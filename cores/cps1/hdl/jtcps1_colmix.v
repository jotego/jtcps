==> flow/design.v <==
module jtcps1_colmix(
    input              rst,
    input              clk,
    input              pxl_cen,
    input   [ 3:0]     gfx_en,
    input   [10:0]     scr1_pxl,
    input   [10:0]     scr2_pxl,
    input   [10:0]     scr3_pxl,
    input   [ 6:0]     star0_pxl,
    input   [ 6:0]     star1_pxl,
    input   [ 8:0]     obj_pxl,
    input   [15:0]     layer_ctrl,
    input   [ 3:1]     scrdma_en,
    input   [ 7:0]     layer_mask0,  
    input   [ 7:0]     layer_mask1,
    input   [ 7:0]     layer_mask2,
    input   [ 7:0]     layer_mask3,
    input   [ 7:0]     layer_mask4,
    input   [15:0]     prio0,
    input   [15:0]     prio1,
    input   [15:0]     prio2,
    input   [15:0]     prio3,
    output reg [ 1:0]  star_en,
    output reg [11:0]  pxl
);
localparam [2:0] OBJ=3'b0, SCR1=3'b1, SCR2=3'd2, SCR3=3'd3, STA0=3'd4, STA1=3'd5;
function [13:0] layer_mux;
    input [ 8:0] obj;
    input [10:0] scr1;
    input [10:0] scr2;
    input [10:0] scr3;
    input [ 1:0] sel;
    layer_mux =  sel==2'b00 ? {      2'b00,  OBJ, obj }   :
                (sel==2'b01 ? { scr1[10:9], SCR1, scr1[8:0]}   :
                (sel==2'b10 ? { scr2[10:9], SCR2, scr2[8:0]}   :
                (sel==2'b11 ? { scr3[10:9], SCR3, scr3[8:0]}   : 14'h1fff )));
endfunction
(*keep*) wire [4:0] lyren = {
    |(layer_mask4[5:0] & layer_ctrl[5:0]),  
    |(layer_mask3[5:0] & layer_ctrl[5:0]),  
    |(layer_mask2[5:0] & layer_ctrl[5:0]),
    |(layer_mask1[5:0] & layer_ctrl[5:0]),
    |(layer_mask0[5:0] & layer_ctrl[5:0])
};
always @(posedge clk) star_en <= lyren[4:3];
wire [ 8:0] obj_mask  = { obj_pxl[8:4],   obj_pxl[3:0]  | {4{~gfx_en[3]}} };
wire [10:0] scr1_mask = { scr1_pxl[10:4], scr1_pxl[3:0] | {4{~(lyren[0]& scrdma_en[1] & gfx_en[0])}} };
wire [10:0] scr2_mask = { scr2_pxl[10:4], scr2_pxl[3:0] | {4{~(lyren[1]& scrdma_en[2] & gfx_en[1])}} };
wire [10:0] scr3_mask = { scr3_pxl[10:4], scr3_pxl[3:0] | {4{~(lyren[2]& scrdma_en[3] & gfx_en[2])}} };
wire [ 6:0] sta0_mask = { star0_pxl[6:4], star0_pxl[3:0] | {4{~lyren[3]}} };
wire [ 6:0] sta1_mask = { star1_pxl[6:4], star1_pxl[3:0] | {4{~lyren[4]}} };
localparam QW = 14*5;
reg [13:0] lyr5, lyr4, lyr3, lyr2, lyr1, lyr0;
reg [QW-1:0] lyr_queue;
reg [11:0] pre_pxl;
reg [ 1:0] group;
always @(posedge clk) if(pxl_cen) begin
    lyr5 <= { 2'b00, STA1, 2'b0, sta1_mask };
    lyr4 <= { 2'b00, STA0, 2'b0, sta0_mask };
    lyr3 <= layer_mux( obj_mask, scr1_mask, scr2_mask, scr3_mask, layer_ctrl[ 7: 6] );
    lyr2 <= layer_mux( obj_mask, scr1_mask, scr2_mask, scr3_mask, layer_ctrl[ 9: 8] );
    lyr1 <= layer_mux( obj_mask, scr1_mask, scr2_mask, scr3_mask, layer_ctrl[11:10] );
    lyr0 <= layer_mux( obj_mask, scr1_mask, scr2_mask, scr3_mask, layer_ctrl[13:12] );
end
reg has_priority, check_prio;
always @(*) begin
    case( group )
        2'd0: has_priority = prio0[ pre_pxl[3:0] ];
        2'd1: has_priority = prio1[ pre_pxl[3:0] ];
        2'd2: has_priority = prio2[ pre_pxl[3:0] ];
        2'd3: has_priority = prio3[ pre_pxl[3:0] ];
    endcase
end
localparam [13:0] BLANK_PXL = ~14'd0;
always @(posedge clk) begin
    if(pxl_cen) begin
        pxl               <= pre_pxl;
        {group, pre_pxl } <= lyr5;
        lyr_queue         <= { lyr0, lyr1, lyr2, lyr3, lyr4 };
        check_prio        <= 1'b0;
    end else begin
        if( (pre_pxl[3:0]==4'hf ||
            ( !(lyr_queue[11:9]==OBJ && has_priority && check_prio )
                && lyr_queue[3:0] != 4'hf ))  )
        begin
            { group, pre_pxl } <= lyr_queue[13:0];
            check_prio <= ~lyr_queue[11];  
            lyr_queue <= { BLANK_PXL, lyr_queue[QW-1:14] };
        end
        else begin
            check_prio <= 1'b0;
            lyr_queue <= { BLANK_PXL, lyr_queue[QW-1:14] };
        end
    end
end
endmodule
== From RTL to reports: jtcps1_colmix ==
The steps from the RTL of jtcps1_colmix to its reports follow in flow order.
Line numbers count from 1 in the design file above.
Operators: Yosys type, input widths -> output width; for muxes data width and select width s.
Library cell names are shortened.
Not given: --
Set-up
  design top: jtcps1_colmix
  clock input: clk
  library: sky130hd
  timing corner: tt_025C_1v80

== Word level ==
Yosys after proc, flatten, opt, wreduce and memory -nomap, before mapping. Memory bits, and registers merged into a memory's read port (data or address), are not among the register bits. Print and check cells are not counted. Equal cells are merged and count once.
Storage and ports
  register bits after elaboration: 169
  output and inout bits: 14
  cells after elaboration: 120
Operators by class
  eq/ne operators: 17
  shift-type cells: 4
  multiplexer cells: 21
  bitwise operators: 25
  reductions and logical operators: 26
Operators by type and width (count)
  $mux 14: 12
  $shiftx 16x4->1: 4
  $mux 56: 1
  $mux 9: 4
  $and 6x6->6: 5
  $reduce_or 6->1: 5
  $or 4x4->4: 6
  $eq 2x2->1 const B: 10
  $reduce_or 3->1: 4
  $mux 12: 1
  $eq 2x1->1 const B: 5
  $logic_not 2->1: 5
  $reduce_or 2->1: 5
  $not 1->1: 8
  $mux 7: 1
  $and 1x1->1: 6
  $eq 4x4->1 const B: 1
  $ne 4x4->1 const B: 1
  $pmux 1 s4: 1
  $logic_and 1x1->1: 3
  $logic_not 3->1: 1
  $reduce_bool 2->1: 1
  $mux 2: 1
  $logic_or 1x1->1: 1
  $logic_not 1->1: 1

== Logic depth ==
Yosys ltp: most cells in a row. Word level: on the elaborated netlist, between registers, memories and ports. Mapped: between sequential cells and ports; inverters and the memories' decode and read muxes count.
Logic depth
  word-level depth: 10
  ABC_AREA: 0
  mapped depth: 9

== Mapped cells and area ==
Yosys stat after the flow's synthesis: flattened, memories mapped to cells. It holds for the ABC_AREA given above (unset counts as 0); a run with the other value may have another netlist.
Cells by type (count)
  edfxtp_1: 96
  dfxtp_1: 73
  mux2_2: 75
  mux4_2: 37
  nand2b_1: 39
  a22oi_1: 15
  nor2b_1: 16
  a22o_1: 8
  a221oi_1: 7
  mux2i_1: 5
  buf_1: 13
  o221ai_1: 5
  clkbuf_1: 11
  buf_12: 2
  nand3_1: 7
  buf_6: 3
  mux4_1: 1
  nand4_1: 4
Not listed: further types 31, cells in them 53.
Mapped netlist
  mapped cells: 470
  synthesis area: 7304.5 um2
  area of sequential cells: 4344.2 um2
  flip-flops: 169
  buffers: 32

== Timing after synthesis ==
OpenSTA on the mapped netlist: ideal clock, no wires. The path of least setup slack (recovery checks aside). Input and output delay are each 20% of the period. Register names are those of the netlist, which keeps one name where synthesis merged equal registers.
Timing post-synthesis
  kind: input to register
  start: in prio3[0]
  end: reg group[0]
  period: 2.53 ns
  data arrival time: 2.268 ns
  required time: 2.142 ns
  setup slack: -0.126 ns
  delay of the path: 2.150 ns
  driving pins on the path: 5
  synthesis period reached: 2.656 ns
"delay of the path" = arrival - input delay + setup time.
"driving pins on the path" counts driving pins, that of a launching flip-flop among them; a cell with two outputs on the path counts twice.
"synthesis period reached" = period - worst setup slack (recovery checks aside). The figure is calculated, with input and output delays left at 20% of the set period.
Between the ends stands the longest chain of elaborated cells between them, by number of cells; it is not shown to be the way that was timed. Of several equally long chains one is given.
Each line given opens the expression or statement behind the cell; cells for indexed reads and writes are added by Yosys, which also makes memories of some case tables.
The path ends at the enable pin of a flip-flop; only ways to that pin are counted.
On the way, post-synthesis
  path through: mux4_2 -> or3_1 -> a41oi_2 -> a2111oi_2 -> o21bai_1
  length of the longest elaborated chain: 8
  elaborated cells on any way between the ends: 8
  RTL lines with such cells: 4
Ends and longest elaborated chain, post-synthesis
  start, declared: RTL line 22  | input   [15:0]     prio3,
  $shiftx 16x4->1: RTL line 71  | 2'd3: has_priority = prio3[ pre_pxl[3:0] ];
  $pmux 1 s4: RTL line 67  | case( group )
  $logic_and 1x1->1 (2 in a row): RTL line 83  | ( !(lyr_queue[11:9]==OBJ && has_priority && check_prio )
  $logic_not 1->1: RTL line 83
  $logic_and 1x1->1: RTL line 83
  $logic_or 1x1->1: RTL line 82  | if( (pre_pxl[3:0]==4'hf ||
  $reduce_bool 2->1
  end, declared: RTL line 56  | reg [ 1:0] group;

== Worst path after layout ==
From the final timing report of record 2: the path of least setup slack in the routed layout; clock arrival at registers is part of the times.
Timing after layout
  kind: register to register
  start: reg group[0]
  end: reg pre_pxl[0]
  period: 3.6 ns
  data arrival time: 3.37 ns
  required time: 3.68 ns
  setup slack: 0.31 ns
  driving pins on the path: 7
Between the ends stands the longest chain of elaborated cells between them, by number of cells; it is not shown to be the way that was timed. Of several equally long chains one is given.
The path ends at the enable pin of a flip-flop; only ways to that pin are counted.
On the way, after layout
  path through: edfxtp_1 -> buf_2 -> clkinv_1 -> a221oi_1 -> o22ai_1 -> a2111oi_2 -> o21bai_2
  length of the longest elaborated chain: 8
  elaborated cells on any way between the ends: 11
  RTL lines with such cells: 3
Ends and longest elaborated chain, after layout
  start, declared: RTL line 56  | reg [ 1:0] group;
  $eq 2x2->1: RTL line 67  | case( group )
  $pmux 1 s4: RTL line 67
  $logic_and 1x1->1 (2 in a row): RTL line 83  | ( !(lyr_queue[11:9]==OBJ && has_priority && check_prio )
  $logic_not 1->1: RTL line 83
  $logic_and 1x1->1: RTL line 83
  $logic_or 1x1->1: RTL line 82  | if( (pre_pxl[3:0]==4'hf ||
  $reduce_bool 2->1
  end, declared: RTL line 55  | reg [11:0] pre_pxl;

==> runs of jtcps1_colmix <==
Stored flow runs of jtcps1_colmix (2 of them; Yosys, OpenROAD, sky130hd). They differ in their settings and are not a sequence. Constraints: input delay and output delay 20% of the set period each, output load 0.01 pF.
"achieved clock period (ns)" is the run's clock period less its worst setup slack. It is reckoned from that one timing run; input and output delays stay at 20% of the period that was set.
"worst setup path time (ns)" = time allowed to the worst setup path (clock period - input delay - output delay, where it has them) - its slack; a late launch clock adds to it, a late capture clock takes from it.
"finish__power__total" rests on the timing tool's default activity at the inputs, not on a simulated workload.

Flow files of record 1
==> flow/run.sh <==
#!/bin/bash
# the make line also repeats the synthesis and layout settings of config.mk as NAME=value (left out here)
make -C /OpenROAD-flow-scripts/flow DESIGN_CONFIG=/design/flow/config.mk WORK_HOME=/design/flow/orfs CLKGATE_MAP_FILE= finish
==> flow/config.mk <==
export PLATFORM = sky130hd
export DESIGN_NAME = jtcps1_colmix
export DESIGN_NICKNAME = jtcps1_colmix
export VERILOG_FILES = /design/flow/design.v
export SDC_FILE = /design/flow/constraint.sdc
export NUM_CORES = 4
export LEC_CHECK = 0
export ABC_AREA = 1
export CAP_MARGIN = 20
export CELL_PAD_IN_SITES_GLOBAL_PLACEMENT = 1
export CORE_MARGIN = 2
export CORE_UTILIZATION = 61
export CTS_CLUSTER_SIZE = 60
export MAX_ROUTING_LAYER = met5
export MIN_ROUTING_LAYER = met1
export PLACE_DENSITY_LB_ADDON = 0.04
export SLEW_MARGIN = 20
==> flow/constraint.sdc <==
create_clock -name core_clock -period 3.02 [get_ports {clk}]
set_input_delay 0.6040 -clock core_clock [delete_from_list [all_inputs] [get_ports {clk}]]
set_output_delay 0.6040 -clock core_clock [all_outputs]
set_load 0.01 [all_outputs]

report of record 1: did not finish, place, FLW-0024

Flow files of record 2
==> flow/run.sh <==
#!/bin/bash
# the make line also repeats the synthesis and layout settings of config.mk as NAME=value (left out here)
make -C /OpenROAD-flow-scripts/flow DESIGN_CONFIG=/design/flow/config.mk WORK_HOME=/design/flow/orfs CLKGATE_MAP_FILE= finish
==> flow/config.mk <==
export PLATFORM = sky130hd
export DESIGN_NAME = jtcps1_colmix
export DESIGN_NICKNAME = jtcps1_colmix
export VERILOG_FILES = /design/flow/design.v
export SDC_FILE = /design/flow/constraint.sdc
export NUM_CORES = 4
export LEC_CHECK = 0
export CAP_MARGIN = 0
export CELL_PAD_IN_SITES_DETAIL_PLACEMENT = 0
export CORE_ASPECT_RATIO = 0.56
export CORE_MARGIN = 2
export CORE_UTILIZATION = 64
export CTS_CLUSTER_DIAMETER = 67
export CTS_CLUSTER_SIZE = 41
export GPL_TIMING_DRIVEN = 0
export MAX_ROUTING_LAYER = met5
export PLACE_DENSITY = 0.42
export SLEW_MARGIN = 20
==> flow/constraint.sdc <==
create_clock -name core_clock -period 3.6 [get_ports {clk}]
set_input_delay 0.7200 -clock core_clock [delete_from_list [all_inputs] [get_ports {clk}]]
set_output_delay 0.7200 -clock core_clock [all_outputs]
set_load 0.01 [all_outputs]

report of record 2
yosys chip area after synthesis (um^2): 7304.5
finish__design__die__area: 12319.8
finish__design__instance__area__stdcell: 10024.6
finish__design__instance__utilization: 0.8941
finish__timing__setup__ws: 0.311
finish__timing__setup__tns: 0.000
finish__timing__hold__ws: 0.425
finish__power__total: 5.034e-03
achieved clock period (ns): 3.289
worst setup path time (ns): 3.29
worst setup path kind: register to register

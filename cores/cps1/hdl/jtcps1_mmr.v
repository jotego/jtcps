==> flow/design.v <==
module jtcps1_mmr(
    input              rst,
    input              clk,
    input              pxl_cen,
    input              frame_start,
    input              line_inc,
    output             raster,
    input              ppu_rstn,
    input              ppu1_cs,
    input              ppu2_cs,
    input   [ 5:1]     addr,
    input   [ 1:0]     dsn,       
    input   [15:0]     cpu_dout,
    output  reg [15:0] mmr_dout,
    output reg [15:0]  ppu_ctrl,
    output reg         obj_dma_ok,
    output             cpu_speed,  
    output             charger,    
    output             kabuki_en,  
    output reg         star_bank,
    input      [ 3:0]  start_button,
    input      [ 3:0]  coin_input,
    input      [ 9:0]  joystick1,
    input      [ 9:0]  joystick2,
    input      [ 9:0]  joystick3,
    input      [ 9:0]  joystick4,
    output reg [15:0]  hpos1,
    output reg [15:0]  hpos2,
    output reg [15:0]  hpos3,
    output reg [15:0]  vpos1,
    output reg [15:0]  vpos2,
    output reg [15:0]  vpos3,
    output reg [15:0]  hstar1,
    output reg [15:0]  hstar2,
    output reg [15:0]  vstar1,
    output reg [15:0]  vstar2,
    output     [ 5:0]  game,
    output     [15:0]  bank_offset,
    output     [15:0]  bank_mask,
    output reg [15:0]  vram1_base,
    output reg [15:0]  vram2_base,
    output reg [15:0]  vram3_base,
    output reg [15:0]  vram_obj_base,
    output reg [15:0]  vram_row_base,
    output reg [15:0]  row_offset,
    output reg [15:0]  pal_base,
    output reg         pal_copy,
    input              cfg_we,
    input      [ 7:0]  cfg_data,
    output reg [15:0]  layer_ctrl,
    output reg [15:0]  prio0,
    output reg [15:0]  prio1,
    output reg [15:0]  prio2,
    output reg [15:0]  prio3,
    output reg [ 5:0]  pal_page_en,  
    output     [ 7:0]  layer_mask0,
    output     [ 7:0]  layer_mask1,
    output     [ 7:0]  layer_mask2,
    output     [ 7:0]  layer_mask3,
    output     [ 7:0]  layer_mask4
);
parameter REGSIZE=24;  
reg [8*REGSIZE-1:0] regs;
wire [5:1] addr_id,
           addr_mult1,
           addr_mult2,
           addr_rslt0,
           addr_rslt1,
           addr_layer,
           addr_prio0,
           addr_prio1,
           addr_prio2,
           addr_prio3,
           addr_pal_page,
           addr_in2,
           addr_in3;
wire [12:0] addrb = {
           addr == addr_in3 && addr_in3!=5'h0,      
           addr == addr_in2 && addr_in2!=5'h0,      
           addr == addr_pal_page, 
           addr == addr_prio3 && addr_prio3!=5'h1f,    
           addr == addr_prio2 && addr_prio2!=5'h1f,    
           addr == addr_prio1 && addr_prio1!=5'h1f,    
           addr == addr_prio0 && addr_prio0!=5'h1f,    
           addr == addr_layer,    
           addr == addr_rslt1 && addr_rslt1!=5'h1f,    
           addr == addr_rslt0 && addr_rslt0!=5'h1f,    
           addr == addr_mult2 && addr_mult2!=5'h1f,    
           addr == addr_mult1 && addr_mult1!=5'h1f,    
           addr == addr_id        
        };
wire [7:0]  cpsb_id;
reg  [15:0]  mult1, mult2;
reg  [15:0]  rslt1, rslt0;
reg  [ 7:0]  in2, in3;
reg          last_cfg_we;
wire [ 2:0]  cpsb_inputs;
always @(posedge clk) {rslt1,rslt0} <= mult1*mult2;
assign addr_id       = regs[8*0+1 +: 5];
assign cpsb_id       = regs[8*(1+1)-1:8*1];  
assign addr_mult1    = regs[8*2+1 +: 5];
assign addr_mult2    = regs[8*3+1 +: 5];
assign addr_rslt0    = regs[8*4+1 +: 5];
assign addr_rslt1    = regs[8*5+1 +: 5];
assign addr_layer    = regs[8*6+1 +: 5];
assign addr_prio0    = regs[8*7+1 +: 5];
assign addr_prio1    = regs[8*8+1 +: 5];
assign addr_prio2    = regs[8*9+1 +: 5];
assign addr_prio3    = regs[8*10+1 +: 5];
assign addr_in2      = regs[8*11+1 +: 5];
assign addr_in3      = regs[8*12+1 +: 5];
assign addr_pal_page = regs[8*13+1 +: 5];
assign layer_mask0   = regs[8*(14+1)-1:8*14];
assign layer_mask1   = regs[8*(15+1)-1:8*15];
assign layer_mask2   = regs[8*(16+1)-1:8*16];
assign layer_mask3   = regs[8*(17+1)-1:8*17];
assign layer_mask4   = layer_mask3;  
assign game         = regs[8*18 +: 6];
assign bank_offset  = { regs[8*(20+1)-1:8*20], regs[8*(19+1)-1:8*19] };
assign bank_mask    = { regs[8*(22+1)-1:8*22], regs[8*(21+1)-1:8*21] };
assign { kabuki_en  , charger  , cpsb_inputs, cpu_speed }  = regs[8*23 +: 6];
reg [15:0] pre_mux0, pre_mux1;
reg [ 1:0] sel;
always @(posedge clk) begin
    star_bank <= game==6'd14 || game==6'd15;  
end
always @(posedge clk) begin
    in3 = { start_button[3], coin_input[3], joystick4[5:0] };  
    if( cpsb_inputs[2] )
        begin  
            in2 = { 1'b1, joystick2[9:7], 1'b1, joystick1[9:7] };
        end
        else begin  
            in2 = { start_button[2], coin_input[2], joystick3[5:0] };
        end
end
always @(*) begin
    pre_mux0 = 16'hffff;
    pre_mux1 = 16'hffff;
    if( &addr ) sel=2'b00;
    else begin
        sel = { |addrb[12:6], |addrb[5:0] };
        case( addrb[5:0] )
            6'b000_001: pre_mux0 = {4'd0, cpsb_id[7:4], 4'd0, cpsb_id[3:0]};
            6'b000_010: pre_mux0 = mult1;
            6'b000_100: pre_mux0 = mult2;
            6'b001_000: pre_mux0 = rslt0;
            6'b010_000: pre_mux0 = rslt1;
            6'b100_000: pre_mux0 = layer_ctrl;
            default:;
        endcase
        case( addrb[12:6] )
            7'b0_000_001: pre_mux1 = prio0;
            7'b0_000_010: pre_mux1 = prio1;
            7'b0_000_100: pre_mux1 = prio2;
            7'b0_001_000: pre_mux1 = prio3;
            7'b0_010_000: pre_mux1 = { 10'd0, pal_page_en };
            7'b0_100_000: pre_mux1 = { in2, in2 };
            7'b1_000_000: pre_mux1 = { in3, in3 };
            default:;
        endcase
    end
end
always@(posedge clk) begin
    last_cfg_we <= cfg_we;
    if( cfg_we && !last_cfg_we ) begin  
        regs <= { cfg_data, regs[8*REGSIZE-1:8] };
    end
end
wire reg_rst;
reg  pre_copy, pre_dma_ok;
assign reg_rst = rst | ~ppu_rstn;
always @(posedge clk, posedge reg_rst) begin
    if( reg_rst ) begin
        hpos1         <= 16'd0;
        hpos2         <= 16'd0;
        hpos3         <= 16'd0;
        vpos1         <= 16'd0;
        vpos2         <= 16'd0;
        vpos3         <= 16'd0;
        hstar1        <= 16'd0;
        hstar2        <= 16'd0;
        vstar1        <= 16'd0;
        vstar2        <= 16'd0;
        vram1_base    <= 16'd0;
        vram2_base    <= 16'd0;
        vram3_base    <= 16'd0;
        vram_obj_base <= 16'd0;
        pal_base      <= 16'd0;
        row_offset    <= 16'd0;
        prio0         <= 16'h0;
        prio1         <= 16'h0;
        prio2         <= 16'h0;
        prio3         <= 16'h0;
        pal_page_en   <= 6'h3f;
        layer_ctrl    <= {2'b0,2'b11,2'b10,2'b01,2'b00,6'd0};
        ppu_ctrl      <= 16'd0;
        pal_copy      <= 1'b0;
        pre_copy      <= 1'b0;
        mmr_dout      <= 16'hffff;
        obj_dma_ok    <= 1'b0;
    end else begin
        if( !ppu1_cs && pxl_cen ) begin
            pal_copy   <= pre_copy;
            pre_copy   <= 1'b0;
            obj_dma_ok <= pre_dma_ok;
            pre_dma_ok <= 1'b0;
        end
        if( ppu1_cs && dsn==2'b00 ) begin  
            case( addr[5:1] )
                5'h00: begin
                    vram_obj_base <= cpu_dout;
                    pre_dma_ok   <= 1'b1;
                end
                5'h01: vram1_base    <= cpu_dout;
                5'h02: vram2_base    <= cpu_dout;
                5'h03: vram3_base    <= cpu_dout;
                5'h04: vram_row_base <= cpu_dout;
                5'h05: begin
                    pal_base      <= cpu_dout;
                    pre_copy      <= 1'b1;
                end
                5'h06: hpos1      <= cpu_dout;
                5'h07: vpos1      <= cpu_dout;
                5'h08: hpos2      <= cpu_dout;
                5'h09: vpos2      <= cpu_dout;
                5'h0a: hpos3      <= cpu_dout;
                5'h0b: vpos3      <= cpu_dout;
                5'h0c: hstar1     <= cpu_dout;
                5'h0d: vstar1     <= cpu_dout;
                5'h0e: hstar2     <= cpu_dout;
                5'h0f: vstar2     <= cpu_dout;
                5'h10: row_offset <= cpu_dout;
                5'h11: ppu_ctrl   <= cpu_dout;
            endcase
        end
        if( ppu2_cs ) begin
            mmr_dout <= sel[0] ? pre_mux0 : (sel[1] ? pre_mux1 : 16'hffff);
            if( addrb[ 1] && dsn==0) mult1      <= cpu_dout;
            if( addrb[ 2] && dsn==0) mult2      <= cpu_dout;
            if( addrb[ 5] && dsn==0) layer_ctrl <= cpu_dout;
            if( addrb[ 6] && dsn==0) prio0      <= cpu_dout;
            if( addrb[ 7] && dsn==0) prio1      <= cpu_dout;
            if( addrb[ 8] && dsn==0) prio2      <= cpu_dout;
            if( addrb[ 9] && dsn==0) prio3      <= cpu_dout;
            if( addrb[10] && dsn==0) pal_page_en<= cpu_dout[5:0];
        end
    end
end
assign raster = 0;
endmodule
---- From RTL to reports: jtcps1_mmr ----
Tool output for the design above, in the order of the flow.
Lines are those of the file above, counted from 1.
Library cell names are shortened.
A cell with -- has no value.
design
  top ..................................... jtcps1_mmr
  clock input ............................. clk
  library ................................. sky130hd
  library corner .......................... tt_025C_1v80

---- Elaborated design ----
Yosys after proc, flatten, opt, wreduce and memory -nomap, before mapping. Memory bits, and registers merged into a memory's read port (data or address), are not among the register bits. Print and check cells are not counted. Equal cells are merged and count once.
storage and ports
  cells after elaboration ................. 167
  input bits .............................. 88
  bits in registers ....................... 668
  output and inout port bits .............. 475
operators by class
  bitwise logic cells ..................... 3
  reductions and logical operators ........ 57
  equality and inequality tests ........... 53
  muxes and demuxes ....................... 14
  multiply operators ...................... 1
operator list
  operator                                number
  multiplier 16 x 16 -> 32 bit            1
  case mux 16 bit (select 7 bit)          1
  case mux 16 bit (select 6 bit)          1
  == test 5 bit                           13
  2-to-1 mux 16 bit                       4
  AND reduction 2 bit                     23
  == test 5 x 4 -> 1 bit with constant B  8
  inequality test 5 bit with constant B   8
  logical AND 1 bit                       21
  == test 5 x 3 -> 1 bit with constant B  4
  == test 6 x 4 -> 1 bit with constant B  3
  == test 5 x 2 -> 1 bit with constant B  2
  == test 5 bit with constant B           2
  nonzero test 5 bit                      2
  AND reduction 3 bit                     3
  == test 7 x 1 -> 1 bit with constant B  1
  == test 7 x 2 -> 1 bit with constant B  1
  == test 7 x 3 -> 1 bit with constant B  1
  == test 7 x 4 -> 1 bit with constant B  1
  == test 7 x 5 -> 1 bit with constant B  1
  == test 7 x 6 -> 1 bit with constant B  1
  == test 7 bit with constant B           1
  OR reduction 7 bit                      1
  2-to-1 mux 7 bit                        1
  == test 6 x 1 -> 1 bit with constant B  1
  == test 6 x 2 -> 1 bit with constant B  1
  == test 6 x 3 -> 1 bit with constant B  1
  == test 6 x 5 -> 1 bit with constant B  1
Not listed: further kinds 12, cells in them 19.

---- Logic depth ----
Longest topological path by Yosys (ltp), each cell counted once; first at word level (registers and memories cut), then after technology mapping (sequential cells cut; the memories' decode and read muxes count).
depth
  depth after elaboration ................. 7
  ABC_AREA ................................ 0
  gate-level depth with buffers ........... 23
  gate-level depth less buffers ........... 22

---- Synthesis result ----
Source: synth_stat.txt of the flow (Yosys; design flattened, memories mapped). It holds for the ABC_AREA given above (unset counts as 0); a run with the other value may have another netlist.
cells by type
  cell      number  area in all (µm²)
  dfrtp_1   351     8.78E+03
  edfxtp_1  238     7.15E+03
  mux2_2    366     4.12E+03
  fa_1      194     3.88E+03
  ha_1      104     1.3E+03
  dfxtp_1   50      1,000.96
  inv_1     242     908.371
  and2_1    125     782
  nand2_1   191     716.938
  dfstp_2   26      683.155
  buf_4     83      623.098
  xor2_1    50      437.92
  clkbuf_1  99      371.606
  xnor2_1   38      332.819
  nor2_1    47      176.419
  a22oi_1   23      172.666
  a222oi_1  16      160.154
  a211oi_1  21      157.651
Other cell types: 56; their cells: 276.
mapped netlist
  buffer cells ............................ 207
  area of sequential cells ................ 0.0176144 mm²
  mapped flip-flops ....................... 665
  chip area (Yosys) ....................... 0.0337799 mm²
  cell count .............................. 2,540

---- Worst setup path after synthesis ----
Source: OpenSTA report_checks on the synthesized netlist (no wires, ideal clock, input and output delay 20% of the period each), path of least setup slack; recovery checks are left aside. Register names are those of the netlist, which keeps one name where synthesis merged equal registers.
timing after synthesis
  path type ............................... input-to-reg
  from .................................... input port rst
  to ...................................... register mult1[0]
  buffers on the path ..................... 0
  data arrival time ....................... 26,091 ps
  clock period ............................ 30,200 ps
  path delay .............................. 20,427 ps
  setup time .............................. 376 ps
  stages on the path ...................... 2
  launch time at the first pin ............ 6,040 ps
  setup slack ............................. 3,733 ps
  required time ........................... 29,824 ps
  input delay ............................. 6,040 ps
  synthesis period reached ................ 26,467 ps
"path delay" is the arrival time less input delay plus setup time.
"stages on the path": output pins that drive a net of the path, with the launching flip-flop's if there is one; two outputs of one cell count as two.
"synthesis period reached" is the clock period less the worst setup slack; recovery checks do not enter. This is arithmetic on one report: input and output delays are still those of the set period (20% each).
The rows between start and end are the longest chain of elaborated cells between them; the timing report does not say that the signal goes this way. Where chains are equally long, one stands for them.
Each line given opens the expression or statement behind the cell; cells for indexed reads and writes are added by Yosys, which also makes memories of some case tables.
between the ends, after synthesis
  cells stage by stage .................... nor2b_1 -> and3_1
  length of the longest elaborated chain .. 3
  elaborated cells on any way between the ends .. 3
  source lines of those cells ............. 1
  classes of those cells .................. 2 x logic; 1 x reduce/logical
ends and longest elaborated chain, after synthesis
  item                 line  text
  start, declared      2     input              rst,
  OR 1 bit             172   assign reg_rst = rst | ~ppu_rstn;
  inverter 1 bit       --
  AND reduction 3 bit  --
  end, assigned        239   if( addrb[ 1] && dsn==0) mult1      <= cpu_dout;
  end, declared        93    reg  [15:0]  mult1, mult2;

---- Worst path after layout ----
Path of least setup slack in the final report of flow run A (OpenROAD, finished layout, wires in). Where an end is a register, its clock arrival counts in the times.
The report prints the path's times to 10 ps; the period is as set.
timing after layout
  path type ............................... input-to-reg
  from .................................... input port addr[3]
  to ...................................... register mmr_dout[14]
  clock period ............................ 20,100 ps
  required time ........................... 20,680 ps
  data arrival time ....................... 8,270 ps
  buffers on the path ..................... 4
  setup slack ............................. 12,410 ps
  setup time .............................. 110 ps
  launch time at the first pin ............ 4,020 ps
  stages on the path ...................... 12
  input delay ............................. 4,020 ps
The rows between start and end are the longest chain of elaborated cells between them; the timing report does not say that the signal goes this way. Where chains are equally long, one stands for them.
between the ends, after layout
  cells stage by stage .................... clkdlybuf4s50_1 -> buf_4 -> xor2_1 -> nor4_1 -> o21ai_0 -> and3_1 -> and2_2 -> a222oi_1 -> buf_2 -> clkbuf_2 -> nor4bb_1 -> a211oi_1
  length of the longest elaborated chain .. 7
  elaborated cells on any way between the ends .. 46
  source lines of those cells ............. 18
  classes of those cells .................. 26 x eq/ne; 7 x mux; 13 x reduce/logical
ends and longest elaborated chain, after layout
  item                            line  text
  start, declared                 11    input   [ 5:1]     addr,
  == test 5 bit                   84    addr == addr_prio0 && addr_prio0!=5'h1f,
  logical AND 1 bit               84
  == test 7 bit                   152   case( addrb[12:6] )
  case mux 16 bit (select 7 bit)  152
  2-to-1 mux 16 bit               140   if( &addr ) sel=2'b00;
  2-to-1 mux 16 bit x2            238   mmr_dout <= sel[0] ? pre_mux0 : (sel[1] ? pre_mux1 : 16'hffff);
  end, assigned                   200   mmr_dout      <= 16'hffff;
  end, assigned                   238
  end, declared                   14    output  reg [15:0] mmr_dout,

Hand-over note for jtcps1_mmr

2 stored runs of jtcps1_mmr in the flow (synthesis by Yosys, layout by OpenROAD, sky130hd cells), in arbitrary order. Constraints: input delay and output delay 20% of the set period each, output load 0.01 pF.
"achieved period" is the run's clock period less its worst setup slack. It is reckoned from that one timing run; input and output delays stay at 20% of the period that was set.
"time of the worst setup path": the worst setup path's part of the clock period (all of it between registers, 20% less for each end at a port) less its slack. A launch clock that arrives late makes it longer, a capture clock that arrives late makes it shorter.
By "total power after layout" is meant OpenSTA's value without simulated activity: inputs other than the clock are taken to toggle once in ten clock periods, and the tool carries that through the logic.
"time of the worst setup path" is given in steps of 10 ps.

======== flow run A ========
==> flow/run.sh <==
#!/bin/bash
# the make line also repeats the synthesis and layout settings of config.mk as NAME=value (left out here)
make -C /OpenROAD-flow-scripts/flow DESIGN_CONFIG=/design/flow/config.mk WORK_HOME=/design/flow/orfs CLKGATE_MAP_FILE= finish
==> flow/config.mk <==
export PLATFORM = sky130hd
export DESIGN_NAME = jtcps1_mmr
export DESIGN_NICKNAME = jtcps1_mmr
export VERILOG_FILES = /design/flow/design.v
export SDC_FILE = /design/flow/constraint.sdc
export NUM_CORES = 4
export LEC_CHECK = 0
export CAP_MARGIN = 20
export CORE_ASPECT_RATIO = 1.68
export CORE_MARGIN = 2
export CORE_UTILIZATION = 30
export CTS_CLUSTER_DIAMETER = 31
export GPL_ROUTABILITY_DRIVEN = 1
export MAX_ROUTING_LAYER = met5
export MIN_ROUTING_LAYER = met2
export PLACE_DENSITY_LB_ADDON = 0.18
export SLEW_MARGIN = 40
export TNS_END_PERCENT = 80
==> flow/constraint.sdc <==
create_clock -name core_clock -period 20.1 [get_ports {clk}]
set_input_delay 4.0200 -clock core_clock [delete_from_list [all_inputs] [get_ports {clk}]]
set_output_delay 4.0200 -clock core_clock [all_outputs]
set_load 0.01 [all_outputs]

-------- measured, flow run A --------
  area of the standard cells in the finished layout .. 0.0441548 mm²
  worst setup slack after layout .......... 12,411 ps
  total power after layout ................ 3.893 mW
  achieved period ......................... 7,689 ps
  die outline area ........................ 0.115392 mm²
  worst-case hold slack ................... 415 ps
  setup TNS ............................... 0 ps
  area of the synthesized netlist ......... 0.0337799 mm²
  time of the worst setup path ............ 3,670 ps
  critical path type ...................... input-to-reg

======== flow run B ========
==> flow/run.sh <==
#!/bin/bash
# the make line also repeats the synthesis and layout settings of config.mk as NAME=value (left out here)
make -C /OpenROAD-flow-scripts/flow DESIGN_CONFIG=/design/flow/config.mk WORK_HOME=/design/flow/orfs CLKGATE_MAP_FILE= finish
==> flow/config.mk <==
export PLATFORM = sky130hd
export DESIGN_NAME = jtcps1_mmr
export DESIGN_NICKNAME = jtcps1_mmr
export VERILOG_FILES = /design/flow/design.v
export SDC_FILE = /design/flow/constraint.sdc
export NUM_CORES = 4
export LEC_CHECK = 0
export CAP_MARGIN = 20
export CORE_MARGIN = 2
export CORE_UTILIZATION = 24
export SLEW_MARGIN = 20
==> flow/constraint.sdc <==
create_clock -name core_clock -period 30.2 [get_ports {clk}]
set_input_delay 6.0400 -clock core_clock [delete_from_list [all_inputs] [get_ports {clk}]]
set_output_delay 6.0400 -clock core_clock [all_outputs]
set_load 0.01 [all_outputs]

-------- measured, flow run B --------
  worst-case hold slack ................... 419 ps
  area of the synthesized netlist ......... 0.0337799 mm²
  worst setup slack after layout .......... 20,722 ps
  setup TNS ............................... 0 ps
  achieved period ......................... 9,478 ps
  area of the standard cells in the finished layout .. 0.0434279 mm²
  die outline area ........................ 0.143766 mm²
  total power after layout ................ 2.294 mW
  time of the worst setup path ............ 3,440 ps
  critical path type ...................... input-to-reg

End of note.
